==> flow/design.v <==
`timescale 1ns / 1ps
module Morse_Code_Encryptor (
    input      [4:0] IN,
    input            clk,
    input            rst_n,
    input            EN,
    output reg       OUT
);
    localparam A_MORSE = 16'b0101110000000000;
    localparam B_MORSE = 16'b0111010101000000;
    localparam C_MORSE = 16'b0111010111010000;
    localparam D_MORSE = 16'b0111010100000000;
    localparam E_MORSE = 16'b0100000000000000;
    localparam F_MORSE = 16'b0101011101000000;
    localparam G_MORSE = 16'b0111011101000000;
    localparam H_MORSE = 16'b0101010100000000;
    localparam I_MORSE = 16'b0101000000000000;
    localparam J_MORSE = 16'b0101110111011100;
    localparam K_MORSE = 16'b0111010111000000;
    localparam L_MORSE = 16'b0101110101000000;
    localparam M_MORSE = 16'b0111011100000000;
    localparam N_MORSE = 16'b0111010000000000;
    localparam O_MORSE = 16'b0111011101110000;
    localparam P_MORSE = 16'b0101110111010000;
    localparam Q_MORSE = 16'b0111011101011100;
    localparam R_MORSE = 16'b0101110100000000;
    localparam S_MORSE = 16'b0101010000000000;
    localparam T_MORSE = 16'b0111000000000000;
    localparam U_MORSE = 16'b0101011100000000;
    localparam V_MORSE = 16'b0101010111000000;
    localparam W_MORSE = 16'b0101110111000000;
    localparam X_MORSE = 16'b0111010101110000;
    localparam Y_MORSE = 16'b0111010111011100;
    localparam Z_MORSE = 16'b0111011101010000;
    localparam A = 5'd1;
    localparam B = 5'd2;
    localparam C = 5'd3;
    localparam D = 5'd4;
    localparam E = 5'd5;
    localparam F = 5'd6;
    localparam G = 5'd7;
    localparam H = 5'd8;
    localparam I = 5'd9;
    localparam J = 5'd10;
    localparam K = 5'd11;
    localparam L = 5'd12;
    localparam M = 5'd13;
    localparam N = 5'd14;
    localparam O = 5'd15;
    localparam P = 5'd16;
    localparam Q = 5'd17;
    localparam R = 5'd18;
    localparam S = 5'd19;
    localparam T = 5'd20;
    localparam U = 5'd21;
    localparam V = 5'd22;
    localparam W = 5'd23;
    localparam X = 5'd24;
    localparam Y = 5'd25;
    localparam Z = 5'd26;
    reg [15:0] tempMorse;
    always @(*) begin
        case (IN)
            A: tempMorse = A_MORSE;
            B: tempMorse = B_MORSE;
            C: tempMorse = C_MORSE;
            D: tempMorse = D_MORSE;
            E: tempMorse = E_MORSE;
            F: tempMorse = F_MORSE;
            G: tempMorse = G_MORSE;
            H: tempMorse = H_MORSE;
            I: tempMorse = I_MORSE;
            J: tempMorse = J_MORSE;
            K: tempMorse = K_MORSE;
            L: tempMorse = L_MORSE;
            M: tempMorse = M_MORSE;
            N: tempMorse = N_MORSE;
            O: tempMorse = O_MORSE;
            P: tempMorse = P_MORSE;
            Q: tempMorse = Q_MORSE;
            R: tempMorse = R_MORSE;
            S: tempMorse = S_MORSE;
            T: tempMorse = T_MORSE;
            U: tempMorse = U_MORSE;
            V: tempMorse = V_MORSE;
            W: tempMorse = W_MORSE;
            X: tempMorse = X_MORSE;
            Y: tempMorse = Y_MORSE;
            Z: tempMorse = Z_MORSE;
            default: tempMorse = 16'd0;
        endcase
    end
    reg [15:0] outMorse;
    always @(posedge clk) begin
        if (~rst_n) begin
            OUT <= 0;
            outMorse <= 0;
        end
        else begin
            if (outMorse == 0 && EN) begin
                outMorse <= tempMorse;
            end else begin
                OUT <= outMorse[15];
                outMorse <= outMorse << 1;
            end
        end
    end
endmodule
### Tool chain data of Morse_Code_Encryptor

What the tools print for Morse_Code_Encryptor, step after step.
Lines are those of the file above, counted from 1.
Operators carry their Yosys type and port widths (W data, S select, Z words).
The mark -- stands for no value.

| set-up | value |
|---|---|
| top module | Morse_Code_Encryptor |
| clock | clk |
| cell library | sky130hd |
| corner | tt_025C_1v80 |

### After elaboration

Source: Yosys, flattened and elaborated, memories not mapped. Widths are those after wreduce. Registers that Yosys merges into a memory's read port (data or address) are not register bits. Print and check cells do not count. Equal cells are merged and count once.
Yosys's memory passes give these memory sizes; they may raise the number of words (mostly to a power of two), join words into wider ones and drop unused or constant bits.

| bit counts | value |
|---|---|
| bits in registers | 17 |
| ROM bits | 416 |
| memories | 1 |
| input bits | 8 |
| output and inout bits | 1 |
| word-level cells | 8 |

Memory list:

| name | words | bits a word | rd ports | write ports | line | source |
|---|---|---|---|---|---|---|
| (name not given) | 32 | 13 | 1 | 0 | 63 | `case (IN)` |

| cells by class | value |
|---|---|
| mux-type cells | 1 |
| reductions and logical operators | 3 |

Operator list:

| cell | count |
|---|---|
| $logic_not A16 Y1 | 1 |
| $mux W16 | 1 |
| $reduce_and A2 Y1 | 1 |
| $logic_and A1 B1 Y1 | 1 |

### Logic depth

Longest topological path by Yosys (ltp), each cell counted once; first at word level (registers and memories cut), then after technology mapping (sequential cells cut; the memories' decode and read muxes count).

| logic depth | value |
|---|---|
| word-level depth | 3 |
| ABC_AREA | 0 |
| mapped depth | 6 |
| gate-level depth less buffers | 6 |

### Mapped cells and area

Yosys stat after the flow's synthesis: flattened, memories mapped to cells. It holds for the ABC_AREA given above (unset counts as 0); a run with the other value may have another netlist.

Cell types:

| cell | count | area in all (µm²) |
|---|---|---|
| sky130_fd_sc_hd__dfxtp_1 | 15 | 300.288 |
| sky130_fd_sc_hd__ha_1 | 11 | 137.632 |
| sky130_fd_sc_hd__nand2_1 | 16 | 60.058 |
| sky130_fd_sc_hd__a32o_1 | 4 | 40.038 |
| sky130_fd_sc_hd__a21oi_1 | 7 | 35.034 |
| sky130_fd_sc_hd__a22o_1 | 3 | 26.275 |
| sky130_fd_sc_hd__clkbuf_1 | 7 | 26.275 |
| sky130_fd_sc_hd__o221ai_1 | 3 | 26.275 |
| sky130_fd_sc_hd__o21ai_0 | 5 | 25.024 |
| sky130_fd_sc_hd__inv_1 | 6 | 22.522 |
| sky130_fd_sc_hd__mux4_2 | 1 | 22.522 |
| sky130_fd_sc_hd__nor2_1 | 6 | 22.522 |
| sky130_fd_sc_hd__mux2i_1 | 2 | 20.019 |
| sky130_fd_sc_hd__a211oi_1 | 2 | 15.014 |
| sky130_fd_sc_hd__nand3_1 | 3 | 15.014 |
| sky130_fd_sc_hd__o211ai_1 | 2 | 15.014 |
| sky130_fd_sc_hd__o31ai_1 | 2 | 15.014 |
| sky130_fd_sc_hd__or4_1 | 2 | 15.014 |

Not listed: further types 24, cells in them 28.

| synthesis totals | value |
|---|---|
| cell count | 125 |
| chip area (Yosys) | 1,058.5 µm² |
| area of sequential cells | 300.3 µm² |
| flip-flop cells | 15 |
| buffers | 7 |

### Worst setup path after synthesis

OpenSTA on the mapped netlist: ideal clock, no wires. The path of least setup slack (recovery checks aside). Input and output delay are each 20% of the period. Register names are those of the netlist, which keeps one name where synthesis merged equal registers.

| timing path after synthesis | value |
|---|---|
| path type | input to register |
| from | input EN |
| to | register outMorse[5] |
| period | 3,580 ps |
| input delay | 716 ps |
| library setup time | 61 ps |
| launch time at the first pin | 716 ps |
| data arrival time | 2,035 ps |
| required time | 3,519 ps |
| slack | 1,484 ps |
| path delay | 1,380 ps |
| stages | 4 |
| path buffers | 0 |
| synthesis period reached | 2,096 ps |

"path delay" = arrival - input delay + setup time.
"stages": output pins that drive a net of the path, with the launching flip-flop's if there is one; two outputs of one cell count as two.
"synthesis period reached" is the clock period less the worst setup slack; recovery checks do not enter. This is arithmetic on one report: input and output delays are still those of the set period (20% each).
The rows between start and end are the longest chain of elaborated cells between them; the timing report does not say that the signal goes this way. Where chains are equally long, one stands for them.
Each line given opens the expression or statement behind the cell; cells for indexed reads and writes are added by Yosys, which also makes memories of some case tables.
A register here has more assigning lines than the two given.

| between the ends, after synthesis | value |
|---|---|
| cell sequence | sky130_fd_sc_hd__or4b_4 > sky130_fd_sc_hd__or4_4 > sky130_fd_sc_hd__nor2_4 > sky130_fd_sc_hd__a32o_1 |
| cells in the longest elaborated chain | 2 |
| elaborated cells between the ends (all ways) | 2 |
| RTL lines with such cells | 1 |
| classes of those cells | 1 x mux; 1 x reduce/logical |

Ends and longest elaborated chain, after synthesis:

| what | line | source |
|---|---|---|
| start, declared | 6 | `input            EN,` |
| $logic_and A1 B1 Y1 | 100 | `if (outMorse == 0 && EN) begin` |
| $mux W16 | 100 |  |
| end, assigned | 101 | `outMorse <= tempMorse;` |
| end, assigned | 104 | `outMorse <= outMorse << 1;` |
| end, declared | 93 | `reg [15:0] outMorse;` |

### Path in the finished layout

From the final timing report of run 1: the path of least setup slack in the routed layout; clock arrival at registers is part of the times.
The report prints the path's times to 10 ps; the period is as set.

| timing path after layout | value |
|---|---|
| path type | input to register |
| from | input IN[1] |
| to | register outMorse[11] |
| period | 2,210 ps |
| input delay | 440 ps |
| library setup time | 110 ps |
| launch time at the first pin | 440 ps |
| data arrival time | 2,260 ps |
| required time | 2,390 ps |
| slack | 130 ps |
| stages | 7 |
| path buffers | 1 |

The rows between start and end are the longest chain of elaborated cells between them; the timing report does not say that the signal goes this way. Where chains are equally long, one stands for them.
The chain passes a memory read, where the word-level depth is cut; so it can be longer than that depth.
A register here has more assigning lines than the two given.

| between the ends, after layout | value |
|---|---|
| cell sequence | sky130_fd_sc_hd__clkdlybuf4s50_1 > sky130_fd_sc_hd__inv_1 > sky130_fd_sc_hd__ha_1 > sky130_fd_sc_hd__nand2b_1 > sky130_fd_sc_hd__a21oi_1 > sky130_fd_sc_hd__o311ai_0 > sky130_fd_sc_hd__nand2_1 |
| cells in the longest elaborated chain | 2 |
| elaborated cells between the ends (all ways) | 2 |
| RTL lines with such cells | 2 |
| classes of those cells | 1 x mux; 1 x memory |

Ends and longest elaborated chain, after layout:

| what | line | source |
|---|---|---|
| start, declared | 3 | `input      [4:0] IN,` |
| $mem_v2 Z32 W13 | 63 | `case (IN)` |
| $mux W16 | 100 | `if (outMorse == 0 && EN) begin` |
| end, assigned | 101 | `outMorse <= tempMorse;` |
| end, assigned | 104 | `outMorse <= outMorse << 1;` |
| end, declared | 93 | `reg [15:0] outMorse;` |

Data sheet: physical implementation of Morse_Code_Encryptor

Module Morse_Code_Encryptor, platform sky130hd: 2 stored runs of the flow (Yosys, OpenROAD) with differing settings, in no particular order. Input and output delays are each 20% of the period that was set; the output load is 0.01 pF.
"clock period achieved": clock period set for the run, less the worst setup slack. It is reckoned from that one timing run; input and output delays stay at 20% of the period that was set.
"allowed time less slack (worst setup path)" is the time allowed to the run's worst setup path (the clock period less input and output delay, where it has them) less its slack. Clock arrival times count: a late capture clock shortens it, a late launch clock lengthens it.
By "overall power" is meant OpenSTA's value without simulated activity: inputs other than the clock are taken to toggle once in ten clock periods, and the tool carries that through the logic.
"allowed time less slack (worst setup path)" is given in steps of 10 ps.

## Run 1

==> flow/run.sh <==
#!/bin/bash
# the make line also repeats the synthesis and layout settings of config.mk as NAME=value (left out here)
make -C /OpenROAD-flow-scripts/flow DESIGN_CONFIG=/design/flow/config.mk WORK_HOME=/design/flow/orfs CLKGATE_MAP_FILE= finish
==> flow/config.mk <==
export PLATFORM = sky130hd
export DESIGN_NAME = Morse_Code_Encryptor
export DESIGN_NICKNAME = Morse_Code_Encryptor
export VERILOG_FILES = /design/flow/design.v
export SDC_FILE = /design/flow/constraint.sdc
export NUM_CORES = 4
export LEC_CHECK = 0
export CAP_MARGIN = 20
export CORE_MARGIN = 2
export CORE_UTILIZATION = 71
export SLEW_MARGIN = 20
==> flow/constraint.sdc <==
create_clock -name core_clock -period 2.21 [get_ports {clk}]
set_input_delay 0.4420 -clock core_clock [delete_from_list [all_inputs] [get_ports {clk}]]
set_output_delay 0.4420 -clock core_clock [all_outputs]
set_load 0.01 [all_outputs]

| result of run 1 | value |
|---|---|
| die area | 1,815.6 µm² |
| setup slack of the critical path | 133 ps |
| netlist area reported by Yosys | 1,058.5 µm² |
| area of the standard cells in the finished layout | 1,275.0 µm² |
| allowed time less slack (worst setup path) | 1,640 ps |
| worst path kind | input to register |
| final setup TNS | 0 ps |
| utilization of the finished layout | 94.4% |
| clock period achieved | 2,077 ps |
| overall power | 940.7 uW |
| final worst hold slack | 461 ps |

## Run 2

==> flow/run.sh <==
#!/bin/bash
# the make line also repeats the synthesis and layout settings of config.mk as NAME=value (left out here)
make -C /OpenROAD-flow-scripts/flow DESIGN_CONFIG=/design/flow/config.mk WORK_HOME=/design/flow/orfs CLKGATE_MAP_FILE= finish
==> flow/config.mk <==
export PLATFORM = sky130hd
export DESIGN_NAME = Morse_Code_Encryptor
export DESIGN_NICKNAME = Morse_Code_Encryptor
export VERILOG_FILES = /design/flow/design.v
export SDC_FILE = /design/flow/constraint.sdc
export NUM_CORES = 4
export LEC_CHECK = 0
export ABC_AREA = 0
export CAP_MARGIN = 20
export CELL_PAD_IN_SITES_GLOBAL_PLACEMENT = 1
export CORE_MARGIN = 10
export CORE_UTILIZATION = 63
export CTS_CLUSTER_DIAMETER = 238
export GPL_TIMING_DRIVEN = 0
export HOLD_SLACK_MARGIN = 0.06
export MAX_ROUTING_LAYER = met4
export MIN_ROUTING_LAYER = met2
export PLACE_DENSITY_LB_ADDON = 0.18
export SLEW_MARGIN = 20
==> flow/constraint.sdc <==
create_clock -name core_clock -period 3.72 [get_ports {clk}]
set_input_delay 0.7440 -clock core_clock [delete_from_list [all_inputs] [get_ports {clk}]]
set_output_delay 0.7440 -clock core_clock [all_outputs]
set_load 0.01 [all_outputs]

Run 2: no results, placement failed with FLW-0024
